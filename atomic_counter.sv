==> flow/design.v <==
module atomic_counters (
  input                   clk,
  input                   reset,
  input                   trig_i,
  input                   req_i,
  input                   atomic_i,
  output logic            ack_o,
  output logic[31:0]      count_o
);
  logic [63:0] count_q;
  logic [63:0] count;
  always_ff @(posedge clk or posedge reset)
    if (reset)
      count_q[63:0] <= 64'h0;
    else
      count_q[63:0] <= count;
  logic isAtomic;
  logic isFirstReq;
  logic isSecondReq;
  logic [31:0] upperHalf;
  assign count = (trig_i) ? count_q + 1'b1 : count_q;
  always_ff @(posedge clk)
    isAtomic <= (isFirstReq | isAtomic) & ~isSecondReq;
  assign isFirstReq = req_i & atomic_i;
  assign isSecondReq = req_i & ~atomic_i & isAtomic;
  always_ff @(posedge clk)
    if(isFirstReq)
      upperHalf <= count[63:32];
  	else
      upperHalf <= upperHalf;
  always_ff @(posedge clk)
    if(isFirstReq) begin
      count_o <= count[31:0];
  		ack_o <= 1'b1;
    end
  	else if(isSecondReq) begin
    	count_o <= upperHalf;
    	ack_o <= 1'b1;
  	end
  	else begin
      count_o <= 32'h0;
      ack_o <= 1'b0;
    end
endmodule
Step by step through the tools: atomic_counters
Tool output for the design above, in the order of the flow.
Line numbers count from 1 in the design file above.
{ "inputs": {"design": "atomic_counters", "clock": "clk", "library": "sky130hd", "pvt_corner": "tt_025C_1v80"} }

Elaborated design
Source: Yosys, flattened and elaborated, memories not mapped. Widths are those after wreduce; folded enables and synchronous resets count as part of the registers. Registers that Yosys merges into a memory's read port (data or address) are not register bits. Print and check cells do not count. Equal cells are merged and count once.
{ "word_totals": {"reg_bits": 130, "in_bits": 5, "output_inout_bits": 33, "wordCells": 17} }
{ "op_classes": {"add_sub_neg": 1, "muxes": 4, "logic": 7} }
{ "op_table": {"columns": ["cell", "count"], "rows": [
  ["adder 64 x 1 -> 64 bit with constant B", 1],
  ["two-way mux 64 bit", 1],
  ["two-way mux 32 bit", 2],
  ["AND 1 bit", 4],
  ["inverter 1 bit", 2],
  ["bitwise OR 1 bit", 1],
  ["two-way mux 1 bit", 1]
]} }

Logic depth
Longest topological path by Yosys (ltp), each cell counted once; first at word level (registers and memories cut), then after technology mapping (sequential cells cut; the memories' decode and read muxes count).
{ "depth": {"ltp_word": 5, "abc_area": 0, "ltp_mapped": 7} }

Mapped cells and area
Yosys stat after the flow's synthesis: flattened, memories mapped to cells. It holds for the ABC_AREA given above (unset counts as 0); a run with the other value may have another netlist.
Totals and module areas in this step are rounded.
{ "synth_totals": {"stdcells": 390, "synth_area_um2": 5030, "seq_area_um2": 3250, "ffs": 130} }
{ "types": {"columns": ["type", "count"], "rows": [
  ["sky130_fd_sc_hd__dfrtp_1", 64],
  ["sky130_fd_sc_hd__edfxtp_1", 33],
  ["sky130_fd_sc_hd__dfxtp_1", 33],
  ["sky130_fd_sc_hd__xnor2_1", 33],
  ["sky130_fd_sc_hd__a22o_1", 32],
  ["sky130_fd_sc_hd__xor2_1", 30],
  ["sky130_fd_sc_hd__nand4_1", 25],
  ["sky130_fd_sc_hd__nand3_1", 19],
  ["sky130_fd_sc_hd__nand2_1", 23],
  ["sky130_fd_sc_hd__nor2_1", 19],
  ["sky130_fd_sc_hd__nor4_1", 11],
  ["sky130_fd_sc_hd__and3_1", 9],
  ["sky130_fd_sc_hd__nor3_1", 11],
  ["sky130_fd_sc_hd__inv_1", 11],
  ["sky130_fd_sc_hd__nor3_2", 4],
  ["sky130_fd_sc_hd__and4_1", 4],
  ["sky130_fd_sc_hd__clkbuf_1", 8],
  ["sky130_fd_sc_hd__and2_1", 4]
]} }
Other cell types: 17; their cells: 17.

Path before layout
OpenSTA on the mapped netlist: ideal clock, no wires. The path of least setup slack (recovery checks aside). Input and output delay are each 20% of the period. Register names are those of the netlist, which keeps one name where synthesis merged equal registers.
{ "synth_path": {"path_type": "input -> register", "startpoint": "input port req_i", "endpoint": "register upperHalf[0]", "period_ns": 2.36, "setup_ns": 0.409, "t_first_pin_ns": 0.472, "t_arrival_ns": 1.861, "t_required_ns": 1.951, "setup_slack_ns": 0.090, "path_delay_ns": 1.798, "driving_pins": 3, "period_less_setup_slack_ns": 2.27} }
"path_delay_ns" = arrival - input delay + setup time.
"driving_pins" counts driving pins, that of a launching flip-flop among them; a cell with two outputs on the path counts twice.
"period_less_setup_slack_ns" is the clock period less the worst setup slack; recovery checks do not enter. This is arithmetic on one report: input and output delays are still those of the set period (20% each).
Between the ends stands the longest chain of elaborated cells between them, by number of cells; it is not shown to be the way that was timed. Of several equally long chains one is given.
Each line given opens the expression or statement behind the cell; cells for indexed reads and writes are added by Yosys, which also makes memories of some case tables.
{ "synth_between": {"path_cell_list": "sky130_fd_sc_hd__and2_1 > sky130_fd_sc_hd__clkbuf_1 > sky130_fd_sc_hd__clkbuf_1", "elab_chain_len": 1, "cells_between": 1} }
{ "synth_rtl": {"columns": ["item", "line", "rtl"], "rows": [
  ["start: declaration", 5, "input                   req_i,"],
  ["AND 1 bit", 24, "assign isFirstReq = req_i & atomic_i;"],
  ["end: assignment", 28, "upperHalf <= count[63:32];"],
  ["end: assignment", 30, "upperHalf <= upperHalf;"],
  ["end: declaration", 20, "logic [31:0] upperHalf;"]
]} }

Timing after layout
Path of least setup slack in the final report of stored run 1 (OpenROAD, finished layout, wires in). Where an end is a register, its clock arrival counts in the times.
{ "layout_path": {"path_type": "register -> register", "startpoint": "register count_q[1]", "endpoint": "register upperHalf[12]", "period_ns": 1.96, "setup_ns": 0.18, "t_first_pin_ns": 0.42, "t_arrival_ns": 2.46, "t_required_ns": 2.20, "setup_slack_ns": -0.26, "driving_pins": 8} }
Between the ends stands the longest chain of elaborated cells between them, by number of cells; it is not shown to be the way that was timed. Of several equally long chains one is given.
{ "layout_between": {"path_cell_list": "sky130_fd_sc_hd__dfrtp_1 > sky130_fd_sc_hd__ha_2 > sky130_fd_sc_hd__and4_4 > sky130_fd_sc_hd__nand4_1 > sky130_fd_sc_hd__or4b_4 > sky130_fd_sc_hd__buf_4 > sky130_fd_sc_hd__nor2_2 > sky130_fd_sc_hd__xor2_1", "elab_chain_len": 2, "cells_between": 2} }
{ "layout_rtl": {"columns": ["item", "line", "rtl"], "rows": [
  ["start: declaration", 10, "logic [63:0] count_q;"],
  ["start: assignment", 14, "count_q[63:0] <= 64'h0;"],
  ["start: assignment", 16, "count_q[63:0] <= count;"],
  ["adder 64 x 1 -> 64 bit", 21, "assign count = (trig_i) ? count_q + 1'b1 : count_q;"],
  ["two-way mux 64 bit", 21, null],
  ["end: assignment", 28, "upperHalf <= count[63:32];"],
  ["end: assignment", 30, "upperHalf <= upperHalf;"],
  ["end: declaration", 20, "logic [31:0] upperHalf;"]
]} }

# Flow runs of atomic_counters

Flow measurements of atomic_counters on sky130hd: 2 stored runs with different settings, listed in no order. Input and output delays are each 20% of the period that was set; the output load is 0.01 pF.
"achieved_clock_period_ns" = clock period - worst setup slack. The figure is calculated, with input and output delays left at 20% of the set period.
By "worst_path_ns" is meant the share of the clock period that the worst setup path is allowed (20% is reserved at inputs, 20% at outputs), minus its slack. Clock arrival times at its registers enter into it.
"totalPower_w" rests on the timing tool's default activity at the inputs, not on a simulated workload.
The measured numbers are rounded.
[
  {
    "run": "stored run 1",
    "settings": { "period_ns": 1.96, "CORE_UTILIZATION": 42, "SETUP_SLACK_MARGIN": 0.47, "PLACE_DENSITY": 0.71, "CELL_PAD_IN_SITES_GLOBAL_PLACEMENT": 0, "GPL_ROUTABILITY_DRIVEN": 0, "CAP_MARGIN": 15, "CORE_MARGIN": 2, "SLEW_MARGIN": 20 },
    "results": { "achieved_clock_period_ns": 2.222, "worst_setup_slack_ns": -0.262, "ys_area_um2": 5030, "cell_area_final_um2": 8030, "totalPower_w": 0.0069, "design.die.area_um2": 12900, "worst_path_ns": 2.22, "worstPathKind": "register -> register", "setupTns_ns": -5.54, "finalUtil_frac": 0.695 }
  },
  {
    "run": "stored run 2",
    "settings": { "period_ns": 2.51, "SETUP_SLACK_MARGIN": 0.54, "CAP_MARGIN": 20, "CORE_MARGIN": 2, "CORE_UTILIZATION": 40, "SLEW_MARGIN": 20 },
    "results": { "achieved_clock_period_ns": 2.255, "finalUtil_frac": 0.591, "ys_area_um2": 5030, "worst_path_ns": 2.25, "worstPathKind": "register -> register", "cell_area_final_um2": 7180, "design.die.area_um2": 13500, "totalPower_w": 0.00534, "setupTns_ns": 0.000, "worst_setup_slack_ns": 0.255 }
  }
]
