==> flow/design.v <==
module edge_capture (
  input   logic        clk,
  input   logic        reset,
  input   logic [31:0] data_i,
  output  logic [31:0] edge_o
);
  logic [31:0] negEdge;
  logic [31:0] data_q;
  logic [31:0] edge_q;
  always_ff @(posedge clk or posedge reset) begin
    if(reset)
      data_q <= 32'h0;
    else
      data_q <= data_i;
  end
  assign negEdge = data_q & ~data_i;
  always_ff @(posedge clk or posedge reset) begin
    if(reset)
      edge_q <= 32'h0;
    else if(|negEdge)
      edge_q <= edge_q | negEdge;
    else
      edge_q <= edge_q;
  end
  assign edge_o = (|(data_q & ~data_i)) ? (edge_q | negEdge) : edge_q;
endmodule
* Step by step through the tools: edge_capture
What the tools print for edge_capture, step after step.
Line numbers count from 1 in the design file above.
Operators carry their Yosys type and port widths (W data, S select, Z words).
Library cell names are shortened.
Not given: --
- Top module :: edge_capture
- Clock port :: clk
- Library :: sky130hd
- Library corner :: tt_025C_1v80

* Elaborated design
Counts by Yosys on the flattened word-level netlist (proc, flatten, opt, wreduce; memories kept). Register bits leave out memories and registers merged into their read ports (data or address); mux counts leave out enables and synchronous resets folded into registers. Print and check cells are left out. Cells with the same type and inputs are merged into one.
- Mux-type cells :: 1
- Bitwise logic cells :: 3
- Reduce/logical cells :: 1
** Operators with widths (count)
- $and A32 B32 Y32 :: 1
- $or A32 B32 Y32 :: 1
- $not A32 Y32 :: 1
- $reduce_or A32 Y1 :: 1
- $mux W32 :: 1
- Register bits after elaboration :: 64
- Input bits :: 34
- Output and inout bits :: 32
- Elaborated cells :: 7

* Logic depth
Yosys ltp: most cells in a row. Word level: on the elaborated netlist, between registers, memories and ports. Mapped: between sequential cells and ports; inverters and the memories' decode and read muxes count.
- Depth after elaboration :: 4
- ABC_AREA :: 0
- Depth in mapped cells :: 2

* Mapped cells and area
Yosys stat after the flow's synthesis: flattened, memories mapped to cells. It holds for the ABC_AREA given above (unset counts as 0); a run with the other value may have another netlist.
- Cell count :: 129
- Cell area after synthesis :: 1965.6 um^2
- Area of sequential cells :: 1601.5 um^2
- Flip-flop cells :: 64
- Buffers :: 0
** Cells by type (count)
- dfrtp_1 :: 64
- a21o_1 :: 32
- inv_1 :: 33

* Worst setup path after synthesis
Source: OpenSTA report_checks on the synthesized netlist (no wires, ideal clock, input and output delay 20% of the period each), path of least setup slack; recovery checks are left aside. Register names are those of the netlist, which keeps one name where synthesis merged equal registers.
- Path kind :: reg-to-output
- From :: register data_q[0]
- To :: output edge_o[0]
- Clock period :: 967 ps
- Output delay :: 193 ps
- Launch time at the first pin :: 0 ps
- Arrival :: 519 ps
- Required time :: 774 ps
- Setup slack :: 254 ps
- Delay of the path :: 519 ps
- Stages on the path :: 2
- Buffers on the path :: 0
- Synthesis period reached :: 713 ps
"delay of the path" = arrival - input delay + setup time.
A path that ends at an output port has no setup time.
"stages on the path": output pins that drive a net of the path, with the launching flip-flop's if there is one; two outputs of one cell count as two.
"synthesis period reached" is the clock period less the worst setup slack; recovery checks do not enter. This is arithmetic on one report: input and output delays are still those of the set period (20% each).
The rows between start and end are the longest chain of elaborated cells between them; the timing report does not say that the signal goes this way. Where chains are equally long, one stands for them.
Each line given opens the expression or statement behind the cell; cells for indexed reads and writes are added by Yosys, which also makes memories of some case tables.
- Cell sequence :: dfrtp_1 -> a21o_1
- Cells in the longest elaborated chain :: 3
- Elaborated cells on any way between the ends :: 4
- Classes of those cells :: mux (1); logic (2); reduce/logical (1)
** Ends and longest elaborated chain, after synthesis
- start, declared :: line 8 : logic [31:0] data_q;
- start, assigned :: line 12 : data_q <= 32'h0;
- start, assigned :: line 14 : data_q <= data_i;
- $and A32 B32 Y32 :: line 16 : assign negEdge = data_q & ~data_i;
- $or A32 B32 Y32 :: line 25 : assign edge_o = (|(data_q & ~data_i)) ? (edge_q | negEdge) : edge_q;
- $mux W32 :: line 25
- end, declared :: line 5 : output  logic [31:0] edge_o

* Timing after layout
From the final timing report of record 1: the path of least setup slack in the routed layout; clock arrival at registers is part of the times.
The path's times are printed in steps of 10 ps; the period is the one set.
- Path kind :: reg-to-output
- From :: register edge_q[20]
- To :: output edge_o[20]
- Clock period :: 546 ps
- Output delay :: 110 ps
- Launch time at the first pin :: 330 ps
- Arrival :: 1020 ps
- Required time :: 440 ps
- Setup slack :: -580 ps
- Stages on the path :: 3
- Buffers on the path :: 1
The rows between start and end are the longest chain of elaborated cells between them; the timing report does not say that the signal goes this way. Where chains are equally long, one stands for them.
A register here has more assigning lines than the two given.
- Cell sequence :: dfrtp_1 -> a21o_1 -> buf_2
- Cells in the longest elaborated chain :: 2
- Elaborated cells on any way between the ends :: 2
- Classes of those cells :: mux (1); logic (1)
** Ends and longest elaborated chain, post-layout
- start, declared :: line 9 : logic [31:0] edge_q;
- start, assigned :: line 21 : edge_q <= edge_q | negEdge;
- start, assigned :: line 23 : edge_q <= edge_q;
- $or A32 B32 Y32 :: line 25 : assign edge_o = (|(data_q & ~data_i)) ? (edge_q | negEdge) : edge_q;
- $mux W32 :: line 25
- end, declared :: line 5 : output  logic [31:0] edge_o

Hand-over note for edge_capture

edge_capture through Yosys and OpenROAD on sky130hd: 2 stored runs, unordered, with their settings and measured results. The constraints put input and output delay at 20% of the set period each and load the outputs with 0.01 pF.
"worst path time" is the time allowed to the run's worst setup path (the clock period less input and output delay, where it has them) less its slack. Clock arrival times count: a late capture clock shortens it, a late launch clock lengthens it.
"power consumption": no workload was simulated; the value follows from the tool's default switching activity.
"worst path time" is known to 10 ps.

* Record 1
** Files
==> flow/run.sh <==
#!/bin/bash
# the make line also repeats the synthesis and layout settings of config.mk as NAME=value (left out here)
make -C /OpenROAD-flow-scripts/flow DESIGN_CONFIG=/design/flow/config.mk WORK_HOME=/design/flow/orfs CLKGATE_MAP_FILE= finish
==> flow/config.mk <==
export PLATFORM = sky130hd
export DESIGN_NAME = edge_capture
export DESIGN_NICKNAME = edge_capture
export VERILOG_FILES = /design/flow/design.v
export SDC_FILE = /design/flow/constraint.sdc
export NUM_CORES = 4
export LEC_CHECK = 0
export CAP_MARGIN = 20
export CORE_MARGIN = 2
export CORE_UTILIZATION = 40
export SLEW_MARGIN = 20
==> flow/constraint.sdc <==
create_clock -name core_clock -period 0.546 [get_ports {clk}]
set_input_delay 0.1092 -clock core_clock [delete_from_list [all_inputs] [get_ports {clk}]]
set_output_delay 0.1092 -clock core_clock [all_outputs]
set_load 0.01 [all_outputs]
** Results
- Power consumption :: 9.568 mW
- Setup slack of the worst path :: -583 ps
- Standard-cell area after layout :: 2941.6 um^2
- Cell area after synthesis :: 1965.6 um^2
- Die area :: 5490.8 um^2
- Worst path time :: 1020 ps
- Worst path kind :: reg-to-output

* Record 2
** Files
==> flow/run.sh <==
#!/bin/bash
# the make line also repeats the synthesis and layout settings of config.mk as NAME=value (left out here)
make -C /OpenROAD-flow-scripts/flow DESIGN_CONFIG=/design/flow/config.mk WORK_HOME=/design/flow/orfs CLKGATE_MAP_FILE= finish
==> flow/config.mk <==
export PLATFORM = sky130hd
export DESIGN_NAME = edge_capture
export DESIGN_NICKNAME = edge_capture
export VERILOG_FILES = /design/flow/design.v
export SDC_FILE = /design/flow/constraint.sdc
export NUM_CORES = 4
export LEC_CHECK = 0
export ABC_AREA = 0
export CAP_MARGIN = 20
export CELL_PAD_IN_SITES_DETAIL_PLACEMENT = 1
export CELL_PAD_IN_SITES_GLOBAL_PLACEMENT = 2
export CORE_ASPECT_RATIO = 0.64
export CORE_MARGIN = 2
export CORE_UTILIZATION = 31
export CTS_CLUSTER_SIZE = 99
export GPL_ROUTABILITY_DRIVEN = 1
export GPL_TIMING_DRIVEN = 1
export MAX_ROUTING_LAYER = met4
export MIN_ROUTING_LAYER = met2
export PLACE_DENSITY_LB_ADDON = 0.08
export SETUP_SLACK_MARGIN = 0.1
export SLEW_MARGIN = 20
export TNS_END_PERCENT = 50
==> flow/constraint.sdc <==
create_clock -name core_clock -period 0.48 [get_ports {clk}]
set_input_delay 0.0960 -clock core_clock [delete_from_list [all_inputs] [get_ports {clk}]]
set_output_delay 0.0960 -clock core_clock [all_outputs]
set_load 0.01 [all_outputs]
** Results
- Power consumption :: 10.995 mW
- Worst path time :: 1020 ps
- Worst path kind :: reg-to-output
- Die area :: 7009.8 um^2
- Cell area after synthesis :: 1965.6 um^2
- Setup slack of the worst path :: -632 ps
- Standard-cell area after layout :: 3007.9 um^2

End of note.
